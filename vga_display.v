==> flow/design.v <==
`timescale 1 ns / 1 ns
module vga_640x480(pclk, reset, hsync, vsync, valid, h_cnt, v_cnt);
   input        pclk;
   input        reset;
   output       hsync;
   output       vsync;
   output       valid;
   output [9:0] h_cnt;
   output [9:0] v_cnt;
   parameter    h_frontporch = 96;
   parameter    h_active = 144;
   parameter    h_backporch = 784;
   parameter    h_total = 800;
   parameter    v_frontporch = 2;
   parameter    v_active = 35;
   parameter    v_backporch = 515;
   parameter    v_total = 525;
   reg [9:0]    x_cnt;
   reg [9:0]    y_cnt;
   wire         h_valid;
   wire         v_valid;
   always @(negedge reset or posedge pclk)
      if (reset == 1'b0)
         x_cnt <= 1;
      else 
      begin
         if (x_cnt == h_total)
            x_cnt <= 1;
         else
            x_cnt <= x_cnt + 1;
      end
   always @(posedge pclk)
      if (reset == 1'b0)
         y_cnt <= 1;
      else 
      begin
         if (y_cnt == v_total & x_cnt == h_total)
            y_cnt <= 1;
         else if (x_cnt == h_total)
            y_cnt <= y_cnt + 1;
      end
   assign hsync = ((x_cnt > h_frontporch)) ? 1'b1 : 1'b0;
   assign vsync = ((y_cnt > v_frontporch)) ? 1'b1 : 1'b0;
   assign h_valid = ((x_cnt > h_active) & (x_cnt <= h_backporch)) ? 1'b1 : 1'b0;
   assign v_valid = ((y_cnt > v_active) & (y_cnt <= v_backporch)) ? 1'b1 : 1'b0;
   assign valid = ((h_valid == 1'b1) & (v_valid == 1'b1)) ? 1'b1 : 1'b0;
   assign h_cnt = ((h_valid == 1'b1)) ? x_cnt - 144 : {10{1'b0}};
   assign v_cnt = ((v_valid == 1'b1)) ? y_cnt - 35 : {10{1'b0}};
endmodule
`timescale 1 ns / 1 ns
module vga_display(pclk, rst_n, hsync, vsync, vga_r, vga_g, vga_b, 
                  weXG, weGxy, weThetaT, weGxyT, webGxyT,
                  X_addr, XG_addr, Gxy_addr, ThetaT_addr, GxyT_addr, bGxyT_addr,
                  X_douta, XG_douta, Gxy_douta, ThetaT_douta, GxyT_douta, bGxyT_douta
                  );
   input           pclk;
   input           rst_n;
   output          hsync;
   output          vsync;
   output reg [3:0]    vga_r;
   output reg [3:0]    vga_g;
   output reg [3:0]    vga_b;
   input    wire            weXG;
   input    wire            weGxy;
   input    wire            weThetaT;
   input    wire            weGxyT;
   input    wire            webGxyT;
   output   reg  [15:0]     X_addr;
   output   reg  [15:0]     XG_addr;
   output   reg  [15:0]     Gxy_addr;
   output   reg  [15:0]     ThetaT_addr;
   output   reg  [15:0]     GxyT_addr;
   output   reg  [15:0]     bGxyT_addr;
   input    wire [7:0]      X_douta;
   input    wire [7:0]      XG_douta;
   input    wire [7:0]      Gxy_douta;
   input    wire [23:0]     ThetaT_douta;
   input    wire [7:0]      GxyT_douta;
   input    wire [7:0]      bGxyT_douta;
   wire            valid;
   wire [9:0]      h_cnt;
   wire [9:0]      v_cnt;
   reg [23:0]      vga_data;
   wire            display_area;
   wire      [2:0] display;
   parameter [9:0] ini_x = 20;
   parameter [9:0] ini_y = 40;
   parameter [9:0] iWidth = 200;
   parameter [9:0] iHeight = 200;
   wire DISPLAY_ORIGIN;
   wire DISPLAY_GAUSSIAN;
   wire DISPLAY_GRADIENT;
   wire DISPLAY_DIRECTION;
   wire DISPLAY_NMS;
   wire DISPLAY_HYSTERESIS;
	vga_640x480 u1 (
		.pclk(pclk), 
		.reset(rst_n), 
		.hsync(hsync), 
		.vsync(vsync), 
		.valid(valid), 
		.h_cnt(h_cnt), 
		.v_cnt(v_cnt)
		);
   assign DISPLAY_ORIGIN = ((v_cnt >= ini_y) && (v_cnt <= ini_y + iHeight -1) && (h_cnt >= ini_x) && (h_cnt <= ini_x + iWidth - 1)) ? 1 : 0;
   assign DISPLAY_GAUSSIAN = ((v_cnt >= ini_y) && (v_cnt <= ini_y + iHeight -1) && (h_cnt >= ini_x + iWidth) && (h_cnt <= ini_x + 2*iWidth - 1)) ? 1 : 0;
   assign DISPLAY_GRADIENT = ((v_cnt >= ini_y) && (v_cnt <= ini_y + iHeight -1) && (h_cnt >= ini_x + 2*iWidth) && (h_cnt <= ini_x + 3*iWidth - 1)) ? 1 : 0;
   assign DISPLAY_DIRECTION = ((v_cnt >= ini_y + iHeight) && (v_cnt <= ini_y + 2*iHeight -1) && (h_cnt >= ini_x) && (h_cnt <= ini_x + iWidth - 1)) ? 1 : 0;
   assign DISPLAY_NMS = ((v_cnt >= ini_y + iHeight) && (v_cnt <= ini_y + 2*iHeight -1) && (h_cnt >= ini_x + iWidth) && (h_cnt <= ini_x + 2*iWidth - 1)) ? 1 : 0;
   assign DISPLAY_HYSTERESIS = ((v_cnt >= ini_y + iHeight) && (v_cnt <= ini_y + 2*iHeight -1) && (h_cnt >= ini_x + 2*iWidth) && (h_cnt <= ini_x + 3*iWidth - 1)) ? 1 : 0;
   always @(posedge pclk or negedge rst_n)
   begin
      if (!rst_n)
         vga_data <= 0;
      else 
      begin
         if (valid == 1'b1)
         begin
            if (DISPLAY_ORIGIN)
            begin
               X_addr <= X_addr + 16'b0000000000000001;
               vga_data <= X_douta;
            end
            else if (DISPLAY_GAUSSIAN)
            begin
               XG_addr <= XG_addr + 16'b0000000000000001;
               vga_data <= XG_douta;
            end
            else if (DISPLAY_GRADIENT)
            begin
               Gxy_addr <= Gxy_addr + 16'b0000000000000001;
               vga_data <= Gxy_douta;
            end
            else if (DISPLAY_DIRECTION)
            begin
               ThetaT_addr <= ThetaT_addr + 16'b0000000000000001;
               vga_data <= ThetaT_douta;
            end
            else if (DISPLAY_NMS)
            begin
               GxyT_addr <= GxyT_addr + 16'b0000000000000001;
               vga_data <= GxyT_douta;
            end
            else if (DISPLAY_HYSTERESIS)
            begin
               bGxyT_addr <= bGxyT_addr + 16'b0000000000000001;
               vga_data <= bGxyT_douta;
            end
            else
            begin
               X_addr <= X_addr;
               XG_addr <= XG_addr;
               Gxy_addr <= Gxy_addr;
               ThetaT_addr <= ThetaT_addr;
               GxyT_addr <= GxyT_addr;
               bGxyT_addr <= bGxyT_addr;
               vga_data <= 0;
            end
         end
         else  
         begin
            vga_data <= 0; 
            if (v_cnt == 0)
            begin
               X_addr <= 16'b0000000000000000;
               XG_addr <= 16'b0000000000000000;
               Gxy_addr <= 16'b0000000000000000;
               ThetaT_addr <= 16'b0000000000000000;
               GxyT_addr <= 16'b0000000000000000;
               bGxyT_addr <= 16'b0000000000000000;
            end
         end
      end
   end
   always @(weXG or weGxy or weGxyT or weThetaT or webGxyT or vga_data or DISPLAY_ORIGIN or DISPLAY_GAUSSIAN or DISPLAY_GRADIENT or DISPLAY_NMS or DISPLAY_HYSTERESIS or DISPLAY_DIRECTION)
   begin
      if (DISPLAY_ORIGIN || !weXG & DISPLAY_GAUSSIAN || !weGxy & DISPLAY_GRADIENT || !weGxyT & DISPLAY_NMS || !webGxyT & DISPLAY_HYSTERESIS)
      begin
         vga_r <= vga_data[7:4];
         vga_g <= vga_data[7:4];
         vga_b <= vga_data[7:4];
      end
      else if (!weThetaT & DISPLAY_DIRECTION)
      begin
         vga_r <= vga_data[7:4];
         vga_g <= vga_data[15:12];
         vga_b <= vga_data[23:20];
      end
	  else
	  begin
		vga_r <= 4'b0000;
		vga_g <= 4'b0000;
		vga_b <= 4'b0000;
	  end
   end
endmodule
## From RTL to reports: vga_display

The steps from the RTL of vga_display to its reports follow in flow order.
Lines are those of the file above, counted from 1.
Cell names lack the library's common part.
The mark -- stands for no value.

- Top: vga_display
- Clock port: pclk
- Standard-cell library: sky130hd
- Corner: tt_025C_1v80

## After elaboration

Yosys after proc, flatten, opt, wreduce and memory -nomap, before mapping. Memory bits, and registers merged into a memory's read port (data or address), are not among the register bits. Print and check cells are not counted. Equal cells are merged and count once.

- Bits in registers: 140
- Output and inout port bits: 110

- Add/subtract/negate cells: 10
- Order comparisons: 16
- Equal/unequal tests: 13
- Mux-type cells: 55
- Bitwise logic cells: 10
- Reductions and logical operators: 32

Operators by type and width:

| operator | number |
|---|---|
| 2-to-1 mux 16 bit | 28 |
| 2-to-1 mux 24 bit | 5 |
| adder 16 x 1 -> 16 bit (second input constant) | 6 |
| less-or-equal comparator 10 bit (second input constant) | 3 |
| 2-to-1 mux 10 bit | 3 |
| 2-to-1 mux 4 bit | 6 |
| != test 2 bit (second input constant) | 11 |
| adder 10 x 1 -> 10 bit (second input constant) | 2 |
| == test 10 bit (second input constant) | 2 |
| greater-or-equal comparator 10 x 8 -> 1 bit (second input constant) | 2 |
| less-or-equal comparator 10 x 8 -> 1 bit (second input constant) | 2 |
| less-or-equal comparator 10 x 9 -> 1 bit (second input constant) | 2 |
| 2-to-1 mux 8 bit | 2 |
| logical AND 1 bit | 14 |
| 2-to-1 mux 1 bit | 11 |
| > comparator 10 x 2 -> 1 bit (second input constant) | 1 |
| greater-or-equal comparator 10 x 5 -> 1 bit (second input constant) | 1 |
| subtractor 10 x 6 -> 10 bit (second input constant) | 1 |
| greater-or-equal comparator 10 x 6 -> 1 bit (second input constant) | 1 |
| > comparator 10 x 6 -> 1 bit (second input constant) | 1 |
| > comparator 10 x 7 -> 1 bit (second input constant) | 1 |
| subtractor 10 x 8 -> 10 bit (second input constant) | 1 |
| > comparator 10 x 8 -> 1 bit (second input constant) | 1 |
| greater-or-equal comparator 10 x 9 -> 1 bit (second input constant) | 1 |
| logical NOT 10 bit | 1 |
| bitwise AND 1 bit | 9 |
| AND reduction 8 bit | 1 |
| AND reduction 7 bit | 1 |

Other operator kinds: 9; their cells: 16.

## Logic depth

Yosys ltp: most cells in a row. Word level: on the elaborated netlist, between registers, memories and ports. Mapped: between sequential cells and ports; inverters and the memories' decode and read muxes count.

- Depth in word-level cells: 16
- ABC_AREA: 1
- Gate-level depth with buffers: 19

## Synthesis result

Source: synth_stat.txt of the flow (Yosys; design flattened, memories mapped). It holds for the ABC_AREA given above (unset counts as 0); a run with the other value may have another netlist.
The area totals of this step are shown rounded.

- Standard cells after synthesis: 930
- Mapped area: 0.007526 sq mm
- Area of sequential cells: 0.003635 sq mm
- Flip-flop cells: 128
- Buffer cells: 14

Cells by type:

| cell type | number |
|---|---|
| edfxtp_1 | 96 |
| nand2_1 | 176 |
| nor2_1 | 148 |
| dfrtp_1 | 21 |
| inv_1 | 128 |
| a21oi_1 | 61 |
| nand3_1 | 58 |
| dfxtp_1 | 10 |
| nor3_1 | 40 |
| ha_1 | 15 |
| xor2_1 | 18 |
| o21ai_0 | 24 |
| nor3b_1 | 14 |
| nand4_1 | 16 |
| nand2_2 | 14 |
| o21a_1 | 9 |
| xnor2_1 | 7 |
| nor2_2 | 7 |

Not listed: further types 27, cells in them 68.

## Path before layout

Source: OpenSTA report_checks on the synthesized netlist (no wires, ideal clock, input and output delay 20% of the period each), path of least setup slack; recovery checks are left aside. Register names are those of the netlist, which keeps one name where synthesis merged equal registers.

- Path type: register to register
- Start: reg u1.x_cnt[4]
- End: reg bGxyT_addr[0]
- Period: 3.72 ns
- Data arrival time: 2.739 ns
- Data required time: 3.332 ns
- Setup slack: 0.592 ns
- Delay of the path: 3.127 ns
- Stages on the path: 17
- Buffers on the path: 1
- Synthesis period reached: 3.128 ns

"delay of the path" is the arrival time less input delay plus setup time.
"stages on the path": output pins that drive a net of the path, with the launching flip-flop's if there is one; two outputs of one cell count as two.
"synthesis period reached" = period - worst setup slack (recovery checks aside). The figure is calculated, with input and output delays left at 20% of the set period.
The rows between start and end are the longest chain of elaborated cells between them; the timing report does not say that the signal goes this way. Where chains are equally long, one stands for them.
Each line given opens the expression or statement behind the cell; cells for indexed reads and writes are added by Yosys, which also makes memories of some case tables.
At most two assigning lines are given for a register; there are more.
Only ways into the end's enable, where the timed path ends, are counted here.

- Cell sequence: dfrtp_1 inv_1 ha_1 nand2_2 a21oi_1 a21oi_2 nand2_1 inv_2 o21ai_2 nand2_1 nor2_1 nor2_2 nand2_2 buf_6 a21oi_1 o21bai_1 nor2_1
- Length of the longest elaborated chain: 10
- Elaborated cells between the ends (all ways): 40
- Classes of those cells: add/sub: 1; compare: 8; eq/ne: 6; mux: 9; logic: 2; reduce/logical: 14

Ends and longest elaborated chain, after synthesis:

| item | line | source |
|---|---|---|
| from (decl) | 18 | `reg [9:0]    x_cnt;` |
| from (assign) | 24 | `x_cnt <= 1;` |
| from (assign) | 30 | `x_cnt <= x_cnt + 1;` |
| > comparator 10 x 8 -> 1 bit | 44 | `assign h_valid = ((x_cnt > h_active) & (x_cnt <= h_backporch)) ? 1'b1 : 1'b0;` |
| bitwise AND 1 bit | 44 |  |
| 2-to-1 mux 1 bit | 44 |  |
| 2-to-1 mux 10 bit | 47 | `assign h_cnt = ((h_valid == 1'b1)) ? x_cnt - 144 : {10{1'b0}};` |
| greater-or-equal comparator 10 x 9 -> 1 bit | 110 | `assign DISPLAY_HYSTERESIS = ((v_cnt >= ini_y + iHeight) && (v_cnt <= ini_y + 2*iHeight -1) && (h_cnt >= ini_x ...` |
| logical AND 1 bit x2 | 110 |  |
| 2-to-1 mux 1 bit | 110 |  |
| != test 2 bit | -- |  |
| AND reduction 8 bit | -- |  |
| to (assign) | 146 | `bGxyT_addr <= bGxyT_addr + 16'b0000000000000001;` |
| to (assign) | 156 | `bGxyT_addr <= bGxyT_addr;` |
| to (decl) | 73 | `output   reg  [15:0]     bGxyT_addr;` |

## Timing after layout

From the final timing report of flow run 2: the path of least setup slack in the routed layout; clock arrival at registers is part of the times.

- Path type: register to output
- Start: reg u1.x_cnt[0]
- End: out vga_g[3]
- Period: 5.18 ns
- Output delay: 1.04 ns
- Data arrival time: 3.32 ns
- Data required time: 4.14 ns
- Setup slack: 0.83 ns
- Stages on the path: 19
- Buffers on the path: 1

The rows between start and end are the longest chain of elaborated cells between them; the timing report does not say that the signal goes this way. Where chains are equally long, one stands for them.
At most two assigning lines are given for a register; there are more.

- Cell sequence: dfstp_2 inv_1 ha_1 nand2_1 inv_1 a21oi_4 nand3b_1 nor2_1 nand3_1 nand2_4 nand2_1 nor2_2 nand2_1 o21ai_1 inv_2 nand2_4 nand2_2 nand2_1 clkdlybuf4s50_1
- Length of the longest elaborated chain: 14
- Elaborated cells between the ends (all ways): 41
- Classes of those cells: add/sub: 1; compare: 8; mux: 10; logic: 6; reduce/logical: 16

Ends and longest elaborated chain, post-layout:

| item | line | source |
|---|---|---|
| from (decl) | 18 | `reg [9:0]    x_cnt;` |
| from (assign) | 24 | `x_cnt <= 1;` |
| from (assign) | 30 | `x_cnt <= x_cnt + 1;` |
| > comparator 10 x 8 -> 1 bit | 44 | `assign h_valid = ((x_cnt > h_active) & (x_cnt <= h_backporch)) ? 1'b1 : 1'b0;` |
| bitwise AND 1 bit | 44 |  |
| 2-to-1 mux 1 bit | 44 |  |
| 2-to-1 mux 10 bit | 47 | `assign h_cnt = ((h_valid == 1'b1)) ? x_cnt - 144 : {10{1'b0}};` |
| greater-or-equal comparator 10 x 8 -> 1 bit | 106 | `assign DISPLAY_GAUSSIAN = ((v_cnt >= ini_y) && (v_cnt <= ini_y + iHeight -1) && (h_cnt >= ini_x + iWidth) && ( ...` |
| logical AND 1 bit x2 | 106 |  |
| 2-to-1 mux 1 bit | 106 |  |
| bitwise AND 1 bit | 177 | `if (DISPLAY_ORIGIN \|\| !weXG & DISPLAY_GAUSSIAN \|\| !weGxy & DISPLAY_GRADIENT \|\| !weGxyT & DISPLAY_NMS \|\| !webGx ...` |
| logical OR 1 bit x4 | 177 |  |
| 2-to-1 mux 4 bit | 177 |  |
| to (decl) | 61 | `output reg [3:0]    vga_g;` |

Add stored flow runs of vga_display

Measured data: module vga_display, platform sky130hd, 2 stored runs of the flow under differing settings, order arbitrary. Input and output delays are each 20% of the period that was set; the output load is 0.01 pF.
By "achieved clock period" is meant the clock period of the run minus its worst setup slack. This is arithmetic on one report: input and output delays are still those of the set period (20% each).
"time on the worst setup path" = time allowed to the worst setup path (clock period - input delay - output delay, where it has them) - its slack; a late launch clock adds to it, a late capture clock takes from it.
"overall power" rests on the timing tool's default activity at the inputs, not on a simulated workload.
The measured numbers are rounded.
Settings: . = not set for that run.
Among the results, . means that no value is shown for the run.

| item | flow run 1 | flow run 2 |
|---|---|---|
| period_ns | 3.52 | 5.18 |
| CORE_UTILIZATION | 69 | 27 |
| SETUP_SLACK_MARGIN | 0.58 | 0.78 |
| PLACE_DENSITY_LB_ADDON | 0.25 | . |
| CORE_ASPECT_RATIO | 1.02 | . |
| CELL_PAD_IN_SITES_GLOBAL_PLACEMENT | 3 | . |
| CELL_PAD_IN_SITES_DETAIL_PLACEMENT | 1 | . |
| ABC_AREA | 0 | 1 |
| GPL_ROUTABILITY_DRIVEN | 1 | . |
| CTS_CLUSTER_SIZE | 99 | 16 |
| CAP_MARGIN | 35 | 20 |
| SLEW_MARGIN | 5 | 40 |
| MAX_ROUTING_LAYER | met5 | . |
| CORE_MARGIN | 2 | 5 |
| TNS_END_PERCENT | . | 5 |
| GPL_TIMING_DRIVEN | . | 0 |
| CTS_CLUSTER_DIAMETER | . | 172 |
| mapped cell area after synthesis (sq mm) | . | 0.007526 |
| die outline area (sq mm) | . | 0.03131 |
| final utilization (%) | . | 36.9 |
| worst setup slack after layout (ns) | . | 0.826 |
| total negative slack on setup checks (ns) | . | 0.000 |
| overall power (µW) | . | 2,478 |
| achieved clock period (ns) | . | 4.354 |
| time on the worst setup path (ns) | . | 3.32 |
| kind of the worst setup path | . | register to output |

Flow run 1: not finished: placement ended with error FLW-0024
