==> flow/design.v <==
`timescale 1 ns / 1 ns
module clk_div(
    input origin_clk,
    input reset,
    input [7:0] div,
    output reg div_clk
    );
    reg [7:0] count;
    always@(posedge origin_clk or negedge reset)
    begin
        if(!reset)
        begin
            div_clk <= 0;
            count <= 0;
        end
        else
        begin
            if(count == div)
            begin
                div_clk <= ~div_clk;
                count <= 0;
            end
            else
                count <= count + 1'b1;
        end
    end
endmodule
==> Step by step through the tools: clk_div <==
What the tools print for clk_div, step after step.
Line numbers count from 1 in the design file above.
Cell names lack the library's common part.
{ "design": {"design": "clk_div", "clk_port": "origin_clk", "library": "sky130hd", "corner": "tt_025C_1v80"} }

==> After elaboration <==
Source: Yosys, flattened and elaborated, memories not mapped. Widths are those after wreduce; folded enables and synchronous resets count as part of the registers. Registers that Yosys merges into a memory's read port (data or address) are not register bits. Print and check cells do not count. Equal cells are merged and count once.
{ "word_totals": {"regBits": 9, "inputBits": 10, "wordCells": 6} }
{ "op_classes": {"addsub": 1, "eq_ne": 1, "muxes": 1, "n_logic": 1} }
{ "ops": {"columns": ["op", "count"], "rows": [
  ["adder 8 x 1 -> 8 bit with constant B", 1],
  ["== test 8 bit", 1],
  ["2-to-1 mux 8 bit", 1],
  ["NOT 1 bit", 1]
]} }

==> Depth <==
Yosys ltp: most cells in a row. Word level: on the elaborated netlist, between registers, memories and ports. Mapped: between sequential cells and ports; inverters and the memories' decode and read muxes count.
{ "logic_depth": {"ltp_word": 2, "ABC_AREA": 0, "mapped_depth": 4, "mapped_depth_nobuf": 4} }

==> After synthesis <==
Source: synth_stat.txt of the flow (Yosys; design flattened, memories mapped). It holds for the ABC_AREA given above (unset counts as 0); a run with the other value may have another netlist.
The area totals of this step are shown rounded.
{ "mapped": {"cell_count": 44, "mapped_area_um2": 470, "seqArea_um2": 230, "flip_flops": 9, "n_buf": 0} }
{ "by_type": {"columns": ["type", "count", "area_total_um2"], "rows": [
  ["dfrtp_1", 9, 225.216],
  ["xnor2_1", 11, 96.342],
  ["xor2_1", 4, 35.034],
  ["nor2_1", 8, 30.029],
  ["ha_1", 1, 12.512],
  ["nand4_1", 2, 12.512],
  ["nor2_4", 1, 11.261],
  ["nand3_1", 2, 10.01],
  ["nand3_2", 1, 10.01],
  ["nand2_1", 2, 7.507],
  ["and3_1", 1, 6.256],
  ["nor2b_1", 1, 6.256],
  ["nor3_1", 1, 5.005]
]} }

==> Timing after synthesis <==
Path of least setup slack by OpenSTA after synthesis, without wires, with an ideal clock, recovery checks aside; 20% of the period is set as input and as output delay. Where synthesis merged equal registers, the netlist keeps one of their names.
{ "synth_path": {"kind": "register to register", "from": "reg count[0]", "to": "reg div_clk", "tclk_ns": 1.16, "setup_time_ns": 0.079, "launch_ns": 0.000, "arrival_time_ns": 1.051, "required_ns": 1.081, "path_slack_ns": 0.030, "delay_ns": 1.130, "driving_pins": 5, "period_less_setup_slack_ns": 1.13} }
"delay_ns" = arrival - input delay + setup time.
"driving_pins" counts driving pins, that of a launching flip-flop among them; a cell with two outputs on the path counts twice.
"period_less_setup_slack_ns" is the clock period less the worst setup slack; recovery checks do not enter. This is arithmetic on one report: input and output delays are still those of the set period (20% each).
The rows between start and end are the longest chain of elaborated cells between them; the timing report does not say that the signal goes this way. Where chains are equally long, one stands for them.
Each line given opens the expression or statement behind the cell; cells for indexed reads and writes are added by Yosys, which also makes memories of some case tables.
A register here has more assigning lines than the two given.
{ "synth_via": {"cell_sequence": "dfrtp_1 xnor2_1 nand4_1 nor2_4 xor2_1", "elab_chain_len": 1, "cone_cells": 1, "cone_lines": 1, "cone_classes": "eq/ne: 1"} }
{ "synth_lines": {"columns": ["element", "line_no", "rtl"], "rows": [
  ["from (decl)", 8, "reg [7:0] count;"],
  ["from (assign)", 14, "count <= 0;"],
  ["from (assign)", 24, "count <= count + 1'b1;"],
  ["== test 8 bit", 18, "if(count == div)"],
  ["to (assign)", 13, "div_clk <= 0;"],
  ["to (assign)", 20, "div_clk <= ~div_clk;"],
  ["to (decl)", 6, "output reg div_clk"]
]} }

==> Path in the finished layout <==
From the final timing report of run 2: the path of least setup slack in the routed layout; clock arrival at registers is part of the times.
{ "layout_path": {"kind": "register to register", "from": "reg count[2]", "to": "reg count[3]", "tclk_ns": 0.824, "setup_time_ns": 0.11, "launch_ns": 0.27, "arrival_time_ns": 1.45, "required_ns": 0.98, "path_slack_ns": -0.47, "driving_pins": 6} }
The rows between start and end are the longest chain of elaborated cells between them; the timing report does not say that the signal goes this way. Where chains are equally long, one stands for them.
A register here has more assigning lines than the two given.
{ "layout_via": {"cell_sequence": "dfrtp_2 xnor2_2 nand4_1 buf_4 nor2_4 nor2_1", "elab_chain_len": 2, "cone_cells": 3, "cone_lines": 2, "cone_classes": "add/sub: 1; eq/ne: 1; mux: 1"} }
{ "layout_lines": {"columns": ["element", "line_no", "rtl"], "rows": [
  ["from (decl)", 8, "reg [7:0] count;"],
  ["from (assign)", 14, "count <= 0;"],
  ["from (assign)", 24, "count <= count + 1'b1;"],
  ["adder 8 x 1 -> 8 bit", 24, null],
  ["2-to-1 mux 8 bit", 18, "if(count == div)"],
  ["to (assign)", 21, "count <= 0;"],
  ["to (assign)", 24, null],
  ["to (decl)", 8, null]
]} }

# Flow runs of clk_div

Top module clk_div; platform sky130hd; tools Yosys and OpenROAD; 2 stored runs in no particular order. Input and output delays are each 20% of the period that was set; the output load is 0.01 pF.
"achievedPeriod_ns" is the run's clock period less its worst setup slack. It is reckoned from that one timing run; input and output delays stay at 20% of the period that was set.
"worstPathTime_ns" means the part of the period allowed to the worst setup path (the constraints hold back 20% at inputs and 20% at outputs) less its slack; where the path has registers, the arrival times of their clocks count too.
"power_total_mw": no workload was simulated; the value follows from the tool's default switching activity.
Results are given in rounded form.
[
  {
    "run": "run 1",
    "settings": { "period_ns": 1.25, "CORE_UTILIZATION": 45, "PLACE_DENSITY": 0.73, "HOLD_SLACK_MARGIN": 0.16, "CORE_ASPECT_RATIO": 0.8, "CORE_MARGIN": 9, "CELL_PAD_IN_SITES_GLOBAL_PLACEMENT": 1, "TNS_END_PERCENT": 15, "GPL_TIMING_DRIVEN": 0, "CTS_CLUSTER_DIAMETER": 60, "SLEW_MARGIN": 0, "CAP_MARGIN": 20 },
    "outcome": "no results, floorplanning failed with PDN-0185"
  },
  {
    "run": "run 2",
    "settings": { "period_ns": 0.824, "CORE_UTILIZATION": 21, "PLACE_DENSITY_LB_ADDON": 0.25, "CORE_ASPECT_RATIO": 0.65, "CORE_MARGIN": 6, "CELL_PAD_IN_SITES_GLOBAL_PLACEMENT": 1, "CTS_CLUSTER_SIZE": 51, "CAP_MARGIN": 15, "SLEW_MARGIN": 20 },
    "results": { "yosys.chip_area_um2": 470, "design_die_area_um2": 3500, "finish.stdcell_area_um2": 810, "util_pct": 40, "worstSetupSlack_ns": -0.47, "setupTns_ns": -3.7, "power_total_mw": 2.3, "achievedPeriod_ns": 1.291, "worstPathTime_ns": 1.29, "timing.worst_path_kind": "register to register" }
  }
]
